==> flow/design.v <==
module PE_FSM (clk, rst_n, start_conv, start_again, cfg_ci, cfg_co, 
            ifm_read, wgt_read, p_valid_output, last_chanel_output, end_conv
);
input clk;
input rst_n;
input start_conv;
input start_again;
input [1:0] cfg_ci;
input [1:0] cfg_co;
output ifm_read;
output wgt_read;
output p_valid_output;
output last_chanel_output;
output end_conv;
reg [5:0] ci;
reg [5:0] co;
reg [5:0] cnt1;
reg [8:0] cnt2;
reg [4:0] cnt3;
reg [2:0] current_state;
reg [2:0] next_state;
reg ifm_read;
reg wgt_read;
reg p_valid;
reg last_chanel;
reg end_conv;
parameter [2:0]
    IDLE = 3'b000,
    S1 = 3'b001,
    S2 = 3'b010,
    FINISH = 3'b100; 
parameter[6:0] tile_length =  16;
always @ (posedge clk or negedge rst_n)
    if(!rst_n)
        current_state <= IDLE;
    else
        current_state <= next_state; 
always @(posedge clk or negedge rst_n) begin
    if (!rst_n) begin
        ci <= 0;
        co <= 0;
    end else if(start_conv) begin
        ci <= ((cfg_ci + 6'b000001) << 3);
        co <= ((cfg_co + 6'b000001) << 3);
    end
end
always @ (current_state or start_conv or start_again or cnt1 or cnt2) 
begin
    next_state = 3'bx; 
    case(current_state)
        IDLE: 
            if(start_again)
                next_state = S1;
            else if(start_again && cnt2 == 0 && cnt3 == 0)
                next_state = FINISH;
            else
                next_state = IDLE;
        S1: 
            next_state = (cnt1 == 3) ? S2 : S1;
        S2:
            if(cnt2 == 0 && cnt1 == 0)
                next_state = IDLE;
            else if(cnt1 == 0)
                next_state = S1;
            else 
                next_state = S2;
        default:
            next_state = IDLE;
    endcase
end
always @ (posedge clk or negedge rst_n)
    if(!rst_n)
        {ifm_read, wgt_read, p_valid, last_chanel, end_conv} <= 5'b00000;
    else
        begin
            {ifm_read, wgt_read, p_valid, last_chanel, end_conv} <= 5'b00000;
            case(next_state)
                IDLE:
                    {ifm_read, wgt_read, p_valid, last_chanel, end_conv} <= 5'b00000;
                S1: 
                begin
                    {ifm_read, wgt_read, end_conv} <= 3'b110;
                    p_valid <= (cnt1 < 2) ? 0 : 1; 
                    last_chanel <= (cnt1 == 2 && cnt2 == 0) ? 1 : 0; 
                end
                S2:
                    begin
                        {ifm_read, wgt_read, p_valid, end_conv} <= 4'b1010; 
                        last_chanel <= (cnt2 == 0) ? 1 : 0;               
                    end
                FINISH:
                    {ifm_read, wgt_read, p_valid, last_chanel, end_conv} <= 5'b00001;           
                default:
                    {ifm_read, wgt_read, p_valid, last_chanel, end_conv} <= 5'b00000;
            endcase
        end
always @ (posedge clk or negedge rst_n)
    if(!rst_n)
        begin
            cnt1 <= 0;
            cnt2 <= 0;
            cnt3 <= 0;
        end
    else
        begin
            if(next_state == IDLE)
                cnt1 <= 0;
            else
                begin
                    if (cnt1 == tile_length + 1)
                        cnt1 <= 0;
                    else      
                        cnt1 <= cnt1 + 1;
                    if(cnt1 == 0)
                    begin                     
                        if(cnt2 == ci-1)
                            cnt2 <= 0;
                        else
                            cnt2 <= cnt2 + 1;
                        if(cnt2 == 0)
                            if(cnt3 == co*15-1)
                                cnt3 <= 0;
                            else
                                cnt3 <= cnt3 + 1;
                        else 
                            cnt3 <= cnt3;
                    end
                    else
                        cnt2 <= cnt2;
                end
           end
reg [2:0] p_valid_i;
reg [2:0] last_chanel_i;
reg p_valid_output;
reg last_chanel_output;
always @(posedge clk or negedge rst_n)
    if (!rst_n) begin
        p_valid_output     <= 0;
        p_valid_i[2]       <= 0;
        p_valid_i[1]       <= 0;
        p_valid_i[0]       <= 0;
        last_chanel_output <= 0; 
        last_chanel_i[2]   <= 0;
        last_chanel_i[1]   <= 0;
        last_chanel_i[0]   <= 0;
    end else begin
        p_valid_output     <= p_valid_i[2];
        p_valid_i[2]       <= p_valid_i[1];
        p_valid_i[1]       <= p_valid_i[0];
        p_valid_i[0]       <= p_valid;
        last_chanel_output <= last_chanel_i[2]; 
        last_chanel_i[2]   <= last_chanel_i[1];
        last_chanel_i[1]   <= last_chanel_i[0];
        last_chanel_i[0]   <= last_chanel;
    end
endmodule  
* Tool chain data of PE_FSM *
The steps from the RTL of PE_FSM to its reports follow in flow order.
Line numbers count from 1 in the design file above.
Operators: Yosys type, input widths -> output width; for muxes data width and select width s.
Library cell names are shortened.
A cell with n/a has no value.

set-up
  top module = PE_FSM
  clock input = clk
  standard-cell library = sky130hd
  timing corner = tt_025C_1v80

* After elaboration *
Yosys after proc, flatten, opt, wreduce and memory -nomap, before mapping. Enables and synchronous resets that opt folds into registers are not counted as muxes. Memory bits, and registers merged into a memory's read port (data or address), are not among the register bits. Print and check cells are not counted. Equal cells are merged and count once.

bit counts
  elaborated cells = 63
  input bits = 8
  output and inout port bits = 5
  bits in registers = 42

operators by class
  multiplexer cells = 17
  reduce/logical cells = 11
  magnitude comparators = 1
  eq/ne operators = 10
  multiply operators = 1
  bitwise gates (word level) = 1
  add/subtract/negate cells = 7

operators with widths
  operator               number
  $eq 5x32->1            1
  $eq 9x32->1            1
  $mul 3x4->7 const B    1
  $eq 6x2->1 const B     2
  $mux 6                 2
  $sub 10x1->11 const B  1
  $add 9x1->9 const B    1
  $logic_not 9->1        1
  $pmux 3 s3             1
  $mux 9                 1
  $sub 6x1->7 const B    1
  $add 2x1->3 const B    2
  $eq 3x1->1 const B     2
  $eq 3x2->1 const B     2
  $logic_not 3->1        2
  $add 6x1->6 const B    1
  $lt 6x2->1 const B     1
  $eq 6x5->1 const B     1
  $logic_not 6->1        1
  $mux 3                 2
  $mux 2                 3
  $add 5x1->5 const B    1
  $logic_not 5->1        1
  $mux 5                 1
  $logic_and 1x1->1      4
  $pmux 2 s2             1
  $pmux 1 s2             2
  $mux 1                 4

Other operator kinds: 4; their cells: 4.

* Longest topological paths *
Depth = most cells in a row (Yosys ltp): at word level without a register or memory, in the mapped netlist without a sequential cell, where the memories' decode and read muxes count.

logic depth
  depth after elaboration = 9
  ABC_AREA = 0
  mapped depth = 9

* Synthesis result *
Source: synth_stat.txt of the flow (Yosys; design flattened, memories mapped). It holds for the ABC_AREA given above (unset counts as 0); a run with the other value may have another netlist.

mapped netlist
  mapped area = 1581.5 sq um
  mapped flip-flops = 35
  standard cells after synthesis = 147
  sequential area = 877.1 sq um

cell types
  cell type  number
  dfrtp_1    34
  ha_1       8
  o21ai_0    15
  nor2_1     16
  xor2_1     6
  inv_1      10
  nand3_1    7
  nand2b_1   5
  dfstp_2    1
  nand2_1    7
  and3_1     4
  nor4_4     1
  nor2b_1    3
  xnor2_1    2
  a221oi_2   1
  nor3_1     3
  o31ai_1    2
  buf_6      1

Other cell types: 19; their cells: 21.

* Timing after synthesis *
OpenSTA on the mapped netlist: ideal clock, no wires. The path of least setup slack (recovery checks aside). Input and output delay are each 20% of the period. Register names are those of the netlist, which keeps one name where synthesis merged equal registers.

path post-synthesis
  path kind = reg-to-reg
  from = register ci[3]
  to = register cnt2[3]
  period = 2.66 ns
  slack = 0.649 ns
  arrival time = 1.882 ns
  buffers on the path = 1
  stages = 9
  setup time = 0.129 ns
  path delay = 2.011 ns
  period reached after synthesis = 2.011 ns

"path delay" is the arrival time less input delay plus setup time.
"stages": output pins that drive a net of the path, with the launching flip-flop's if there is one; two outputs of one cell count as two.
"period reached after synthesis" is the clock period less the worst setup slack; recovery checks do not enter. This is arithmetic on one report: input and output delays are still those of the set period (20% each).
Between the ends stands the longest chain of elaborated cells between them, by number of cells; it is not shown to be the way that was timed. Of several equally long chains one is given.
A line is the first line of the expression or statement that the cell stems from. Yosys adds cells for indexed reads and writes and turns some case tables into memories.
At most two assigning lines are given for a register; there are more.

between the ends, post-synthesis
  cell sequence = dfrtp_1 -> inv_1 -> ha_1 -> xor2_1 -> a211o_1 -> a211oi_1 -> or2_1 -> buf_6 -> o21ai_0
  length of the longest elaborated chain = 3

RTL lines, path post-synthesis
  what                line  text
  start: declaration  15    reg [5:0] ci;
  start: assignment   40    ci <= 0;
  start: assignment   43    ci <= ((cfg_ci + 6'b000001) << 3);
  $sub 6x1->7         116   if(cnt2 == ci-1)
  $eq 9x32->1         116
  $mux 9              116
  end: assignment     119   cnt2 <= cnt2 + 1;
  end: assignment     129   cnt2 <= cnt2;
  end: declaration    18    reg [8:0] cnt2;

* Path in the finished layout *
Path of least setup slack in the final report of record 1 (OpenROAD, finished layout, wires in). Where an end is a register, its clock arrival counts in the times.

path post-layout
  path kind = reg-to-reg
  from = register cnt1[2]
  to = register cnt2[8]
  slack = -0.37 ns
  period = 1.67 ns
  buffers on the path = 1
  arrival time = 2.24 ns
  stages = 9
  setup time = 0.08 ns

Between the ends stands the longest chain of elaborated cells between them, by number of cells; it is not shown to be the way that was timed. Of several equally long chains one is given.
At most two assigning lines are given for a register; there are more.

between the ends, post-layout
  cell sequence = dfrtp_2 -> or4_4 -> a221oi_2 -> o21a_2 -> inv_2 -> o21ai_4 -> buf_6 -> o21ai_1 -> o31ai_4
  length of the longest elaborated chain = 7

RTL lines, path post-layout
  what                line  text
  start: declaration  17    reg [5:0] cnt1;
  start: assignment   100   cnt1 <= 0;
  start: assignment   113   cnt1 <= cnt1 + 1;
  $logic_not 6->1     63    else if(cnt1 == 0)
  $mux 2              63
  $mux 2              61    if(cnt2 == 0 && cnt1 == 0)
  $pmux 3 s3          50    case(current_state)
  $logic_not 3->1     106   if(next_state == IDLE)
  $not 1->1           n/a
  $reduce_and 2->1    n/a
  end: assignment     119   cnt2 <= cnt2 + 1;
  end: assignment     129   cnt2 <= cnt2;
  end: declaration    18    reg [8:0] cnt2;

Some nets on the timed path still bear RTL names; the line given drives or declares the net.

nets with RTL names, path post-layout
  net            line
  next_state[0]  50

Stored flow runs of PE_FSM (2 of them; Yosys, OpenROAD, sky130hd). They differ in their settings and are not a sequence. Constraints: input delay and output delay 20% of the set period each, output load 0.01 pF.
Settings: - = not set for that run.

setting or result                      record 1  record 2
period_ns                              1.67      1.82
CORE_UTILIZATION                       39        40
SETUP_SLACK_MARGIN                     0.46      0.26
PLACE_DENSITY_LB_ADDON                 0.13      0.24
HOLD_SLACK_MARGIN                      0.28      -
CELL_PAD_IN_SITES_DETAIL_PLACEMENT     0         1
TNS_END_PERCENT                        60        -
CTS_CLUSTER_DIAMETER                   279       195
MAX_ROUTING_LAYER                      met4      -
CAP_MARGIN                             20        15
CORE_MARGIN                            2         2
SLEW_MARGIN                            20        20
chip area in the Yosys report (sq um)  1581.5    1581.5
worst setup slack after layout (ns)    -0.367    -0.354
post-route setup TNS (ns)              -5.740    -5.284
full die area (sq um)                  4580.6    4472.9
final worst hold slack (ns)            0.355     0.346
utilization in the final report        0.557     0.588
