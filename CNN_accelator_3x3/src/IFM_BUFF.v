==> flow/design.v <==
module IFM_BUF 
(
   clk
	,rst_n
	,ifm_input
	,ifm_read
	,ifm_buf0
	,ifm_buf1
	,ifm_buf2
);
input clk;
input rst_n;
input signed [7:0] ifm_input;
input ifm_read;
output signed [7:0] ifm_buf0;
output signed [7:0] ifm_buf1;
output signed [7:0] ifm_buf2;
reg signed [7:0] ifm_buf [2:0];
integer i;
always @(posedge clk or negedge rst_n) 
    if (~rst_n) 
    begin
        for(i = 0; i < 3; i = i + 1)  
        begin
            ifm_buf[i] <= 0;
        end
    end 
    else
    begin
        if(ifm_read)
        begin
            ifm_buf[2] <= ifm_buf[1];
            ifm_buf[1] <= ifm_buf[0];
            ifm_buf[0] <= ifm_input;
        end
        else 
        begin
            ifm_buf[2] <= ifm_buf[2];
            ifm_buf[1] <= ifm_buf[1];
            ifm_buf[0] <= ifm_buf[0];
        end
    end 
assign ifm_buf0 = ifm_buf[0];
assign ifm_buf1 = ifm_buf[1];
assign ifm_buf2 = ifm_buf[2];
endmodule 
* From RTL to reports: IFM_BUF
Tool output for the design above, in the order of the flow. Lines are those of the file above, counted from 1. Cell names lack the library's common part. Not given: --
Set-up: top IFM_BUF, clock clk, cell library sky130hd, library corner tt_025C_1v80

* Elaborated design
Counts by Yosys on the flattened word-level netlist (proc, flatten, opt, wreduce). Print and check cells are left out. Cells with the same type and inputs are merged into one.
Storage and ports: flip-flop bits (word level) 24, bits in latches 0, bits in writable memories 0, ROM bits 0, word width x clocked read ports 0, memories 0, input bits 11, output and inout port bits 24, cells after elaboration 3
Operators by class: $add $sub $neg 0, $mul 0, divide/modulo/power cells 0, order comparisons 0, equal/unequal tests 0, shifts and indexed selects 0, muxes and demuxes 0, bitwise logic cells 0, reductions and logical operators 0

* Longest topological paths
Longest topological path by Yosys (ltp), each cell counted once; first at word level (registers and memories cut), then after technology mapping (sequential cells cut; the memories' decode and read muxes count).
Logic depth: depth in word-level cells 0, ABC_AREA 0, mapped depth 3, mapped depth without buffers 1

* Mapped cells and area
Source: synth_stat.txt of the flow (Yosys; design flattened, memories mapped). It holds for the ABC_AREA given above (unset counts as 0); a run with the other value may have another netlist. Totals and module areas in this step are rounded.
Mapped netlist: cells in the netlist 51, chip area (Yosys) 997 um2, area of sequential cells 601 um2, mapped flip-flops 24, buffers 3
Cells by type:
- dfrtp_1 | number 24, total area 600.576 um2
- mux2_4 | number 20, total area 300.288 um2
- mux2_2 | number 4, total area 45.043 um2
- buf_12 | number 2, total area 40.038 um2
- buf_6 | number 1, total area 11.261 um2

* Path before layout
Path of least setup slack by OpenSTA after synthesis, without wires, with an ideal clock, recovery checks aside; 20% of the period is set as input and as output delay. Where synthesis merged equal registers, the netlist keeps one of their names.
Timing after synthesis: kind input to register, start point input port ifm_read, end point register ifm_buf[0][0], period 1.09 ns, external input delay 0.218 ns, library setup time 0.125 ns, time at the first pin 0.218 ns, arrival time 0.757 ns, required time 0.965 ns, setup slack 0.208 ns, path delay 0.664 ns, stages on the path 3, buffers on the path 2, synthesis period reached 0.882 ns
"path delay" = arrival - input delay + setup time. "stages on the path" counts driving pins, that of a launching flip-flop among them; a cell with two outputs on the path counts twice. "synthesis period reached" is the clock period less the worst setup slack; recovery checks do not enter. This is arithmetic on one report: input and output delays are still those of the set period (20% each). A register here has more assigning lines than the two given.
On the way, after synthesis: path through buf_6 buf_12 mux2_4, length of the longest elaborated chain 0, elaborated cells on any way between the ends 0, source lines of those cells 0
Ends and longest elaborated chain, after synthesis:
- start, declared | RTL line 14 | input ifm_read;
- end, assigned | RTL line 34 | ifm_buf[0] <= ifm_input;
- end, assigned | RTL line 40 | ifm_buf[0] <= ifm_buf[0];
- end, declared | RTL line 18 | reg signed [7:0] ifm_buf [2:0];

* Timing after layout
From the final timing report of flow run A: the path of least setup slack in the routed layout; clock arrival at registers is part of the times.
Timing post-layout: kind register to output, start point register ifm_buf[0][6], end point output port ifm_buf0[6], period 0.867 ns, output delay 0.17 ns, time at the first pin 0.30 ns, arrival time 0.86 ns, required time 0.69 ns, setup slack -0.17 ns, stages on the path 2, buffers on the path 1
A register here has more assigning lines than the two given.
On the way, post-layout: path through dfrtp_1 buf_2, length of the longest elaborated chain 0, elaborated cells on any way between the ends 0, source lines of those cells 0
Ends and longest elaborated chain, post-layout:
- start, declared | RTL line 18 | reg signed [7:0] ifm_buf [2:0];
- start, assigned | RTL line 34 | ifm_buf[0] <= ifm_input;
- start, assigned | RTL line 40 | ifm_buf[0] <= ifm_buf[0];
- end, declared | RTL line 15 | output signed [7:0] ifm_buf0;

--- measured runs ---
2 stored runs of IFM_BUF in the flow (synthesis by Yosys, layout by OpenROAD, sky130hd cells), in arbitrary order. Constraints: input delay and output delay 20% of the set period each, output load 0.01 pF.
"reached clock period": clock period set for the run, less the worst setup slack. It is reckoned from that one timing run; input and output delays stay at 20% of the period that was set.
"time of the worst setup path" is the time allowed to the run's worst setup path (the clock period less input and output delay, where it has them) less its slack. Clock arrival times count: a late capture clock shortens it, a late launch clock lengthens it.
By "overall power" is meant OpenSTA's value without simulated activity: inputs other than the clock are taken to toggle once in ten clock periods, and the tool carries that through the logic.
The measured numbers are rounded.

* Flow run A | settings: period_ns 0.867; SETUP_SLACK_MARGIN 0.08; CAP_MARGIN 20; CORE_MARGIN 2; CORE_UTILIZATION 40; SLEW_MARGIN 20 | results: setup slack of the worst path -0.167 ns; die outline area 2910 um2; utilization after layout 63.4%; synthesized cell area 997 um2; time of the worst setup path 0.86 ns; kind of the worst setup path register to output; reached clock period 1.034 ns; area of the standard cells in the finished layout 1530 um2; overall power 2.81 mW
* Flow run B | settings: period_ns 0.515; CORE_UTILIZATION 59; SETUP_SLACK_MARGIN 0.13; PLACE_DENSITY_LB_ADDON 0.2; CORE_MARGIN 6; CELL_PAD_IN_SITES_DETAIL_PLACEMENT 1; GPL_ROUTABILITY_DRIVEN 0; CTS_CLUSTER_SIZE 79; CTS_CLUSTER_DIAMETER 150; CAP_MARGIN 25; MAX_ROUTING_LAYER met4; SLEW_MARGIN 20 | unfinished; tool error in placement
--- end ---
