==> flow/design.v <==
module PE (clk, rst_n, ifm_input0, ifm_input1, ifm_input2, ifm_input3, 
            wgt_input0, wgt_input1, wgt_input2, wgt_input3, p_sum);
input clk;
input rst_n;
input signed [7:0] ifm_input0;
input signed [7:0] ifm_input1;
input signed [7:0] ifm_input2;
input signed [7:0] ifm_input3;
input signed [7:0] wgt_input0;
input signed [7:0] wgt_input1;
input signed [7:0] wgt_input2;
input signed [7:0] wgt_input3;
output signed [24:0] p_sum;
reg signed [15:0] product [3:0];
reg signed [16:0] pp_sum [1:0];
reg signed [24:0] p_sum;
integer i;
integer j;
always @(posedge clk or negedge rst_n) 
    if (~rst_n) 
    begin
        for(i = 0; i < 4; i = i + 1) 
        begin
            product[i] <= 0;
        end
        for(i = 0; i < 2; i = i + 1) 
        begin
            pp_sum[i] <= 0;
        end
        p_sum <= 0;
    end
    else
    begin
        product[0] <= ifm_input0 * wgt_input0;
        product[1] <= ifm_input1 * wgt_input1;
        product[2] <= ifm_input2 * wgt_input2;
        product[3] <= ifm_input3 * wgt_input3;
        pp_sum[0] <= product[0] + product[1];
        pp_sum[1] <= product[2] + product[3];
        p_sum <= pp_sum[0] + pp_sum[1];
    end
endmodule  
### Reports on PE

Tool output for the design above, in the order of the flow.
Line numbers count from 1 in the design file above.
Library cell names are shortened.
The mark n/a stands for no value.

| design | value |
|---|---|
| top | PE |
| clock port | clk |
| cell library | sky130hd |
| library corner | tt_025C_1v80 |

### Word level

Counts by Yosys on the flattened word-level netlist (proc, flatten, opt, wreduce). Print and check cells are left out. Cells with the same type and inputs are merged into one.

| word-level totals | value |
|---|---|
| flip-flop bits (word level) | 116 |
| bits of input ports | 66 |
| output and inout bits | 25 |
| cells after elaboration | 14 |

| operators by class | value |
|---|---|
| $add $sub $neg | 3 |
| multipliers | 4 |

Operators with widths:

| operator | count |
|---|---|
| multiplier 8 x 8 -> 16 bit | 4 |
| adder 16 x 16 -> 17 bit | 2 |
| adder 17 x 17 -> 18 bit | 1 |

### Longest topological paths

Depth = most cells in a row (Yosys ltp): at word level without a register or memory, in the mapped netlist without a sequential cell, where the memories' decode and read muxes count.

| logic depth | value |
|---|---|
| word-level depth | 1 |
| ABC_AREA | 0 |
| depth in mapped cells | 19 |
| mapped depth without buffers | 19 |

### Synthesis result

The flow's flattened synthesis, as Yosys stat reports it; memories are mapped. The netlist is that of the ABC_AREA named above (0 if unset); the other value can give another one.

| synthesis totals | value |
|---|---|
| standard cells after synthesis | 1,538 |
| synthesis area | 15,011.9 sq um |
| sequential part of the area | 2,902.8 sq um |
| mapped flip-flops | 116 |

Cell types:

| type | count | total area (sq um) |
|---|---|---|
| fa_1 | 223 | 4.46E+03 |
| dfrtp_1 | 116 | 2.9E+03 |
| ha_1 | 165 | 2,064.48 |
| inv_1 | 342 | 1.28E+03 |
| and2_1 | 162 | 1.01E+03 |
| xnor2_1 | 80 | 700.672 |
| nand2_1 | 94 | 352.838 |
| a21oi_1 | 55 | 275.264 |
| nor2_1 | 50 | 187.68 |
| xor2_1 | 19 | 166.41 |
| o21ai_0 | 33 | 165.158 |
| nor2b_1 | 26 | 162.656 |
| a21o_1 | 15 | 112.608 |
| nor3_1 | 18 | 90.086 |
| o21a_1 | 12 | 90.086 |
| nand2b_1 | 11 | 68.816 |
| and3_1 | 10 | 62.56 |
| a31oi_1 | 9 | 56.304 |

Other cell types: 38; their cells: 98.

### Worst setup path after synthesis

Source: OpenSTA report_checks on the synthesized netlist (no wires, ideal clock, input and output delay 20% of the period each), path of least setup slack; recovery checks are left aside. Register names are those of the netlist, which keeps one name where synthesis merged equal registers.

| path post-synthesis | value |
|---|---|
| kind | input to register |
| from | input port wgt_input0[0] |
| to | register (no name shown) |
| period | 7,010 ps |
| external input delay | 1,402 ps |
| setup time | 87 ps |
| launch time at the first pin | 1,402 ps |
| arrival | 5,185 ps |
| slack | 1,738 ps |
| delay of the path | 3,870 ps |
| stages | 16 |
| path buffers | 0 |
| synthesis period reached | 5,272 ps |

"delay of the path" is the arrival time less input delay plus setup time.
"stages" counts driving pins, that of a launching flip-flop among them; a cell with two outputs on the path counts twice.
"synthesis period reached" is the clock period less the worst setup slack; recovery checks do not enter. This is arithmetic on one report: input and output delays are still those of the set period (20% each).
The rows between start and end are the longest chain of elaborated cells between them; the timing report does not say that the signal goes this way. Where chains are equally long, one stands for them.
Each line given opens the expression or statement behind the cell; cells for indexed reads and writes are added by Yosys, which also makes memories of some case tables.

| on the way, post-synthesis | value |
|---|---|
| path through | and2_1 -> ha_1 -> fa_1 -> ha_1 -> inv_1 -> fa_1 -> inv_1 -> ha_1 -> fa_1 -> a21o_1 -> a21oi_1 -> nor2b_1 -> o21a_1 -> o41ai_4 -> or4b_1 -> o211ai_1 |
| cells in the longest elaborated chain | 1 |
| elaborated cells on any way between the ends | 1 |
| RTL lines with such cells | 1 |

Ends and longest elaborated chain, post-synthesis:

| item | line | text |
|---|---|---|
| start, declared | 9 | `input signed [7:0] wgt_input0;` |
| multiplier 8 x 8 -> 16 bit | 34 |  |
| end, assigned | 24 |  |
| end, assigned | 34 |  |
| end, declared | 14 |  |

### Path in the finished layout

Path of least setup slack in the final report of stored run 1 (OpenROAD, finished layout, wires in). Where an end is a register, its clock arrival counts in the times.
The path's times are printed in steps of 10 ps; the period is the one set.

| path post-layout | value |
|---|---|
| kind | input to register |
| from | input port wgt_input0[1] |
| to | register (no name shown) |
| period | 2,990 ps |
| external input delay | 600 ps |
| setup time | 80 ps |
| launch time at the first pin | 600 ps |
| arrival | 4,560 ps |
| slack | -1,250 ps |
| stages | 18 |
| path buffers | 2 |

The rows between start and end are the longest chain of elaborated cells between them; the timing report does not say that the signal goes this way. Where chains are equally long, one stands for them.

| on the way, post-layout | value |
|---|---|
| path through | buf_6 -> buf_8 -> and2_4 -> ha_4 -> fa_1 -> ha_4 -> inv_2 -> fa_1 -> inv_2 -> ha_4 -> fa_2 -> a21o_1 -> a21oi_4 -> nor2b_2 -> o21a_4 -> o41ai_4 -> or4b_1 -> o211ai_1 |
| cells in the longest elaborated chain | 1 |
| elaborated cells on any way between the ends | 1 |
| RTL lines with such cells | 1 |

Ends and longest elaborated chain, post-layout:

| item | line | text |
|---|---|---|
| start, declared | 9 | `input signed [7:0] wgt_input0;` |
| multiplier 8 x 8 -> 16 bit | 34 |  |
| end, assigned | 24 |  |
| end, assigned | 34 |  |
| end, declared | 14 |  |

PE through Yosys and OpenROAD on sky130hd: 2 stored runs, unordered, with their settings and measured results. The constraints put input and output delay at 20% of the set period each and load the outputs with 0.01 pF.
"clock period reached" is the run's clock period less its worst setup slack. It is reckoned from that one timing run; input and output delays stay at 20% of the period that was set.
"worst path time" means the part of the period allowed to the worst setup path (the constraints hold back 20% at inputs and 20% at outputs) less its slack; where the path has registers, the arrival times of their clocks count too.
"total design power" is the tool's figure for a default switching activity; nothing was simulated.
"worst path time" is known to 10 ps.

#### Stored run 1

| setting | value |
|---|---|
| period_ns | `2.99` |
| CORE_UTILIZATION | `27` |
| SETUP_SLACK_MARGIN | `0.47` |
| PLACE_DENSITY_LB_ADDON | `0.2` |
| CELL_PAD_IN_SITES_GLOBAL_PLACEMENT | `3` |
| GPL_ROUTABILITY_DRIVEN | `1` |
| CAP_MARGIN | `5` |
| MIN_ROUTING_LAYER | `met1` |
| CORE_MARGIN | `2` |
| SLEW_MARGIN | `20` |

| result | value |
|---|---|
| sum of negative setup slack | -30,504 ps |
| total design power | 0.02301 W |
| utilization after routing | 38.6 % |
| full die area | 57,501.6 sq um |
| cell area after synthesis | 15,011.9 sq um |
| worst path time | 3,640 ps |
| critical path kind | input to register |
| standard-cell area after layout | 21,199.1 sq um |
| clock period reached | 4,236 ps |
| setup slack of the worst path | -1,246 ps |

#### Stored run 2

| setting | value |
|---|---|
| period_ns | `3.5` |
| CORE_UTILIZATION | `70` |
| CORE_MARGIN | `9` |
| ABC_AREA | `0` |
| CAP_MARGIN | `5` |
| SLEW_MARGIN | `10` |
| MIN_ROUTING_LAYER | `met1` |

| result | value |
|---|---|
| sum of negative setup slack | -24,090 ps |
| full die area | 27,042.2 sq um |
| worst path time | 3,940 ps |
| critical path kind | input to register |
| cell area after synthesis | 15,011.9 sq um |
| clock period reached | 4,645 ps |
| total design power | 0.021905 W |
| setup slack of the worst path | -1,145 ps |
| standard-cell area after layout | 20,221.9 sq um |
| utilization after routing | 96.2 % |
